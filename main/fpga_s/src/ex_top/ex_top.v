==> flow/design.v <==
module edge_det(
din,
dr,
df,
clk_sys,
rst_n
);
input din;
output dr;
output df;
input clk_sys;
input rst_n;
reg dreg;
always @(posedge clk_sys)	
	dreg <= din;
wire dr = (~dreg) & din;
wire df = dreg & (~din);
endmodule
module io_filter(
io_in,
io_real,
clk_sys,
rst_n
);
input io_in;
output io_real;
input clk_sys;
input rst_n;
reg [7:0]	io_reg;
always @(posedge clk_sys or negedge rst_n)	begin
	if(~rst_n)
		io_reg <= 8'h0;
	else 
		io_reg <= {io_reg[6:0],io_in};
end
reg io_real;
always @(posedge clk_sys or negedge rst_n)	begin
	if(~rst_n)
		io_real <= 1'b0;
	else if(io_reg == 8'h0)
		io_real <= 1'b0;
	else if(io_reg == 8'hff)
		io_real <= 1'b1;
	else ;
end
endmodule
module ex_push(
exp_data,
spi_data,
spi_vld,
mcu_sel,
mcu_csn2,
clk_sys,
rst_n
);
output [255:0]	exp_data;
input [7:0]	spi_data;
input				spi_vld;
input 			mcu_sel;
input 			mcu_csn2;
input clk_sys;
input rst_n;
wire csn2;
io_filter u_filter_csn2(
.io_in(mcu_csn2),
.io_real(csn2),
.clk_sys(clk_sys),
.rst_n(rst_n)
);
reg csn2_reg;
always @ (posedge clk_sys)	csn2_reg <= csn2;
wire csn2_rasing = (~csn2_reg) & csn2;
reg [255:0] data;
always @ (posedge clk_sys or negedge rst_n)	begin
	if(~rst_n)
		data <= 256'h0;
	else if(spi_vld & mcu_sel)
		data <= {data[247:0],spi_data};
	else ;
end
reg [255:0] exp_data;
always @ (posedge clk_sys or negedge rst_n)	begin
	if(~rst_n)
		exp_data <= 256'h0;
	else if(csn2_rasing)
		exp_data <= data;
	else ;
end
endmodule
module ex_reg(
fx_waddr,
fx_wr,
fx_data,
fx_rd,
fx_raddr,
fx_q,
mod_id,
clk_sys,
rst_n
);
input 				fx_wr;
input [7:0]		fx_data;
input [15:0]	fx_waddr;
input [15:0]	fx_raddr;
input 				fx_rd;
output  [7:0]	fx_q;
input [5:0] mod_id;
input clk_sys;
input rst_n;
wire dev_wsel = (fx_waddr[13:8]== mod_id) ? 1'b1 :1'b0;
wire dev_rsel = (fx_raddr[13:8]== mod_id) ? 1'b1 :1'b0;
wire now_wr = fx_wr & dev_wsel;
wire now_rd = fx_rd & dev_rsel;
reg [7:0] cfg_dbg0;
reg [7:0] cfg_dbg1;
reg [7:0] cfg_dbg2;
reg [7:0] cfg_dbg3;
reg [7:0] cfg_dbg4;
reg [7:0] cfg_dbg5;
reg [7:0] cfg_dbg6;
reg [7:0] cfg_dbg7;
always @ (posedge clk_sys or negedge rst_n)	begin
	if(~rst_n)	begin
		cfg_dbg0 <= 8'h80;
		cfg_dbg1 <= 8'h81;
		cfg_dbg2 <= 8'h82;
		cfg_dbg3 <= 8'h83;
		cfg_dbg4 <= 8'h84;
		cfg_dbg5 <= 8'h85;
		cfg_dbg6 <= 8'h86;
		cfg_dbg7 <= 8'h87;
	end
	else if(now_wr) begin
		case(fx_waddr[7:0])
			8'h80 : cfg_dbg0 <= fx_data;
			8'h81 : cfg_dbg1 <= fx_data;
			8'h82 : cfg_dbg2 <= fx_data;
			8'h83 : cfg_dbg3 <= fx_data;
			8'h84 : cfg_dbg4 <= fx_data;
			8'h85 : cfg_dbg5 <= fx_data;
			8'h86 : cfg_dbg6 <= fx_data;
			8'h87 : cfg_dbg7 <= fx_data;
			default : ;
		endcase
	end
	else ;
end
reg [7:0] q0;
always @(posedge clk_sys or negedge rst_n)	begin
	if(~rst_n) begin
		q0 <= 8'h0;
	end
	else if(now_rd) begin
		case(fx_raddr[7:0])
			8'h0  : q0 <= mod_id;
			8'h80 : q0 <= cfg_dbg0;
			8'h81 : q0 <= cfg_dbg1;
			8'h82 : q0 <= cfg_dbg2;
			8'h83 : q0 <= cfg_dbg3;
			8'h84 : q0 <= cfg_dbg4;
			8'h85 : q0 <= cfg_dbg5;
			8'h86 : q0 <= cfg_dbg6;
			8'h87 : q0 <= cfg_dbg7;
			default : q0 <= 8'h0;
		endcase
	end
	else 
		q0 <= 8'h0;
end
wire [7:0] fx_q;
assign fx_q = q0;
endmodule
module ex_top(
exp_data,
mcu_csn,
mcu_sck,
mcu_mosi,
mcu_sel,
mcu_csn2,
fx_waddr,
fx_wr,
fx_data,
fx_rd,
fx_raddr,
fx_q,
mod_id,
clk_sys,
rst_n
);
output [255:0]	exp_data;
input mcu_csn;
input mcu_sck;
input mcu_mosi;
input mcu_sel;
input mcu_csn2;
input 				fx_wr;
input [7:0]		fx_data;
input [15:0]	fx_waddr;
input [15:0]	fx_raddr;
input 				fx_rd;
output  [7:0]	fx_q;
input [5:0] mod_id;
input clk_sys;
input rst_n;
ex_reg u_ex_reg(
.fx_waddr(fx_waddr),
.fx_wr(fx_wr),
.fx_data(fx_data),
.fx_rd(fx_rd),
.fx_raddr(fx_raddr),
.fx_q(fx_q),
.mod_id(mod_id),
.clk_sys(clk_sys),
.rst_n(rst_n)
);
wire [7:0]	spi_data;
wire 				spi_vld;
mcuspi_inf u_mcuspi_inf(
.mcu_csn(mcu_csn),
.mcu_sck(mcu_sck),
.mcu_mosi(mcu_mosi),
.spi_data(spi_data),
.spi_vld(spi_vld),
.clk_sys(clk_sys),
.rst_n(rst_n)
);
ex_push u_ex_push(
.exp_data(exp_data),
.spi_data(spi_data),
.spi_vld(spi_vld),
.mcu_sel(mcu_sel),
.mcu_csn2(mcu_csn2),
.clk_sys(clk_sys),
.rst_n(rst_n)
);
endmodule
module mcuspi_inf(
mcu_csn,
mcu_sck,
mcu_mosi,
spi_data,
spi_vld,
clk_sys,
rst_n
);
input mcu_csn;
input mcu_sck;
input mcu_mosi;
output [7:0]	spi_data;
output				spi_vld;
input clk_sys;
input rst_n;
wire csn;
io_filter u_io_csn(
.io_in(mcu_csn),
.io_real(csn),
.clk_sys(clk_sys),
.rst_n(rst_n)
);
wire sck;
io_filter u_io_sck(
.io_in(mcu_sck),
.io_real(sck),
.clk_sys(clk_sys),
.rst_n(rst_n)
);
wire csn_r;
wire csn_f;
edge_det u_edge_csn(
.din(csn),
.dr(csn_r),
.df(csn_f),
.clk_sys(clk_sys),
.rst_n(rst_n)
);
wire sck_r;
wire sck_f;
edge_det u_edge_sck(
.din(sck),
.dr(sck_r),
.df(sck_f),
.clk_sys(clk_sys),
.rst_n(rst_n)
);
reg [2:0] cnt_sck;
wire wd_sck;
always @ (posedge clk_sys or negedge rst_n)	begin
	if(~rst_n)
		cnt_sck <= 3'h0;
	else if(wd_sck)
		cnt_sck <= 3'h0;
	else if(sck_r)
		cnt_sck <= cnt_sck + 3'h1;
	else ;
end
reg [2:0] cnt_sck_reg;
always @ (posedge clk_sys)
	cnt_sck_reg <= cnt_sck;
wire cnt_sck_keep = (cnt_sck == cnt_sck_reg) & (cnt_sck != 3'h0);
reg [19:0] cnt_wd;
always @ (posedge clk_sys or negedge rst_n)	begin
	if(~rst_n)
		cnt_wd <= 20'h0;
	else if(cnt_sck_keep)
		cnt_wd <= cnt_wd + 20'h1;
	else 
		cnt_wd <= 20'h0;
end
assign wd_sck= (cnt_wd == 20'd10_000_00) ? 1'b1 : 1'b0;		 
reg [7:0] lock_mset;
always @ (posedge clk_sys or negedge rst_n)	begin
	if(~rst_n)
		lock_mset <= 8'h0;
	else if(sck_r)
		lock_mset <= {lock_mset[6:0],mcu_mosi};
	else ;
end
wire sck_byte;
assign sck_byte = (cnt_sck == 3'h7) & sck_r;
reg [1:0]	sck_byte_reg;
always @ (posedge clk_sys)
	sck_byte_reg <= {sck_byte_reg[0],sck_byte};
wire [7:0]	spi_data;
wire				spi_vld;
assign spi_data = lock_mset;
assign spi_vld = sck_byte_reg[1];
endmodule
* Step by step through the tools: ex_top *
The steps from the RTL of ex_top to its reports follow in flow order.
Line numbers count from 1 in the design file above.
Not given: --

design
  design top = ex_top
  clock input = clk_sys
  cell library = sky130hd
  library corner = tt_025C_1v80

* Word level *
Yosys after proc, flatten, opt, wreduce and memory -nomap, before mapping. Memory bits, and registers merged into a memory's read port (data or address), are not among the register bits. Print and check cells are not counted. Equal cells are merged and count once.

bit counts
  register bits after elaboration = 640
  latch bits = 0
  RAM bits = 0
  memory bits (read-only) = 0
  word width x clocked read ports = 0
  memories kept = 0
  bits of input ports = 55
  output and inout port bits = 264
  elaborated cells = 83

operators by class
  add/subtract/negate cells = 2
  multiply operators = 0
  div/mod/pow operators = 0
  magnitude comparators = 0
  equality and inequality tests = 23
  shift operators = 0
  multiplexer cells = 12
  bitwise gates (word level) = 9
  reduce/logical cells = 15

operator list
  operator                                count
  equality test 8 bit with constant B     18
  case mux 8 bit (select 9 bit)           1
  logical NOT 8 bit                       3
  adder 20 x 1 -> 20 bit with constant B  1
  equality test 20 bit with constant B    1
  2-to-1 mux 20 bit                       1
  AND reduction 2 bit                     8
  equality test 6 bit                     2
  2-to-1 mux 8 bit                        1
  AND 1 bit                               7
  2-to-1 mux 1 bit                        7
  nonzero test 2 bit                      3
  2-to-1 mux 3 bit                        2
  adder 3 x 1 -> 3 bit with constant B    1
  equality test 3 bit                     1
  equality test 3 bit with constant B     1
  nonzero test 3 bit                      1
  inverter 1 bit                          2

* Depth *
Longest topological path by Yosys (ltp), each cell counted once; first at word level (registers and memories cut), then after technology mapping (sequential cells cut; the memories' decode and read muxes count).

logic depth
  word-level depth = 4
  ABC_AREA = 0
  depth in mapped cells = 7
  gate-level depth less buffers = 5

* Synthesis result *
Source: synth_stat.txt of the flow (Yosys; design flattened, memories mapped). It holds for the ABC_AREA given above (unset counts as 0); a run with the other value may have another netlist.

synthesis totals
  mapped cells = 1524
  chip area (Yosys) = 24537.3 um2
  area of sequential cells = 16005.4 um2
  flip-flop cells = 640
  buffer cells = 69

cell types
  cell type                  count
  sky130_fd_sc_hd__dfrtp_1   613
  sky130_fd_sc_hd__mux2_2    584
  sky130_fd_sc_hd__dfstp_2   20
  sky130_fd_sc_hd__clkbuf_1  64
  sky130_fd_sc_hd__mux2i_1   21
  sky130_fd_sc_hd__dfxtp_1   7
  sky130_fd_sc_hd__xor2_1    15
  sky130_fd_sc_hd__nor2_1    28
  sky130_fd_sc_hd__xnor2_1   12
  sky130_fd_sc_hd__nor3_4    6
  sky130_fd_sc_hd__a21oi_1   15
  sky130_fd_sc_hd__ha_1      5
  sky130_fd_sc_hd__nand2_1   15
  sky130_fd_sc_hd__a22o_1    6
  sky130_fd_sc_hd__o21ai_0   10
  sky130_fd_sc_hd__a22oi_1   6
  sky130_fd_sc_hd__mux4_2    2
  sky130_fd_sc_hd__and4_1    5

Other cell types: 31; their cells: 90.
By module: a second synthesis without flattening, with its own total; a netlist apart from the flattened one above.

second synthesis, totals
  cells (unflattened synthesis) = 1535
  area total of the unflattened synthesis = 26023.7 um2

Each row is one instance without its submodules.

by module
  module      times used  cells  area (um2)  sequential area (um2)
  ex_push     1           1084   20229.4     12832.3
  ex_reg      1           267    3611.0      1826.8
  mcuspi_inf  1           151    1622.8      875.8
  io_filter   2           15     262.8       225.2
  edge_det    1           3      35.0        20.0
  ex_top      1           0      0.0         0.0

* Timing after synthesis *
Source: OpenSTA report_checks on the synthesized netlist (no wires, ideal clock, input and output delay 20% of the period each), path of least setup slack; recovery checks are left aside. Register names are those of the netlist, which keeps one name where synthesis merged equal registers.

timing path after synthesis
  path kind = input to register
  start point = input fx_waddr[3]
  end point = register u_ex_reg.cfg_dbg1[1]
  clock period = 1.92 ns
  launch time at the first pin = 0.384 ns
  arrival = 1.796 ns
  data required time = 1.795 ns
  setup slack = -0.001 ns
  delay of the path = 1.537 ns
  stages = 4
  buffers on the path = 0
  synthesis period reached = 1.921 ns

"delay of the path" = arrival - input delay + setup time.
"stages" counts driving pins, that of a launching flip-flop among them; a cell with two outputs on the path counts twice.
"synthesis period reached" is the clock period less the worst setup slack; recovery checks do not enter. This is arithmetic on one report: input and output delays are still those of the set period (20% each).
Between the ends stands the longest chain of elaborated cells between them, by number of cells; it is not shown to be the way that was timed. Of several equally long chains one is given.
Each line given opens the expression or statement behind the cell; cells for indexed reads and writes are added by Yosys, which also makes memories of some case tables.

on the way, after synthesis
  cell sequence = sky130_fd_sc_hd__nor4b_2 > sky130_fd_sc_hd__nand4_2 > sky130_fd_sc_hd__nor4_4 > sky130_fd_sc_hd__mux2_2
  length of the longest elaborated chain = 2
  elaborated cells on any way between the ends = 2
  those cells by class = eq/ne: 1; reduce/logical: 1

RTL lines, path after synthesis
  item                 RTL line  RTL
  start, declared      198       input [15:0] fx_waddr;
  equality test 8 bit  134       case(fx_waddr[7:0])
  AND reduction 2 bit  --
  end, assigned        125       cfg_dbg1 <= 8'h81;
  end, assigned        136       8'h81 : cfg_dbg1 <= fx_data;
  end, declared        115       reg [7:0] cfg_dbg1;

* Worst path after layout *
From the final timing report of stored run 2: the path of least setup slack in the routed layout; clock arrival at registers is part of the times.

timing path post-layout
  path kind = register to output
  start point = register u_ex_reg.q0[7]
  end point = output fx_q[7]
  clock period = 1.89 ns
  launch time at the first pin = 0.59 ns
  arrival = 1.44 ns
  data required time = 1.51 ns
  setup slack = 0.07 ns
  stages = 2
  buffers on the path = 1

A register here has more assigning lines than the two given.

on the way, post-layout
  cell sequence = sky130_fd_sc_hd__dfrtp_1 > sky130_fd_sc_hd__clkdlybuf4s50_1
  length of the longest elaborated chain = 0
  elaborated cells on any way between the ends = 0

RTL lines, path post-layout
  item             RTL line  RTL
  start, declared  148       reg [7:0] q0;
  start, assigned  155       8'h0 : q0 <= mod_id;
  start, assigned  156       8'h80 : q0 <= cfg_dbg0;
  end, declared    201       output [7:0] fx_q;

==> results <==
Stored flow runs of ex_top (2 of them; Yosys, OpenROAD, sky130hd). They differ in their settings and are not a sequence. Constraints: input delay and output delay 20% of the set period each, output load 0.01 pF.
"time used up by the worst setup path" = time allowed to the worst setup path (clock period - input delay - output delay, where it has them) - its slack; a late launch clock adds to it, a late capture clock takes from it.
"overall power" is the tool's figure for a default switching activity; nothing was simulated.
A setting shown as n/a is not set for that run.
Results: n/a = not shown.

name                                       stored run 1  stored run 2
period_ns                                  3.46          1.89
CORE_UTILIZATION                           66            35
PLACE_DENSITY_LB_ADDON                     0.0           0.03
HOLD_SLACK_MARGIN                          0.02          n/a
CORE_ASPECT_RATIO                          1.6           n/a
CELL_PAD_IN_SITES_GLOBAL_PLACEMENT         1             2
CELL_PAD_IN_SITES_DETAIL_PLACEMENT         0             1
TNS_END_PERCENT                            15            n/a
ABC_AREA                                   1             0
GPL_ROUTABILITY_DRIVEN                     0             n/a
CTS_CLUSTER_SIZE                           41            n/a
CTS_CLUSTER_DIAMETER                       128           n/a
MAX_ROUTING_LAYER                          met5          n/a
CAP_MARGIN                                 20            20
CORE_MARGIN                                2             2
SLEW_MARGIN                                20            20
GPL_TIMING_DRIVEN                          n/a           1
full die area (um2)                        n/a           72240.0
final design utilization (%)               n/a           46.5
time used up by the worst setup path (ns)  n/a           1.44
critical path type                         n/a           register to output
setup slack of the worst path (ns)         n/a           0.067
worst-case hold slack (ns)                 n/a           0.235
synthesized cell area (um2)                n/a           24537.3
overall power (mW)                         n/a           28.904

Stored run 1: no final report: placement broke off with FLW-0024
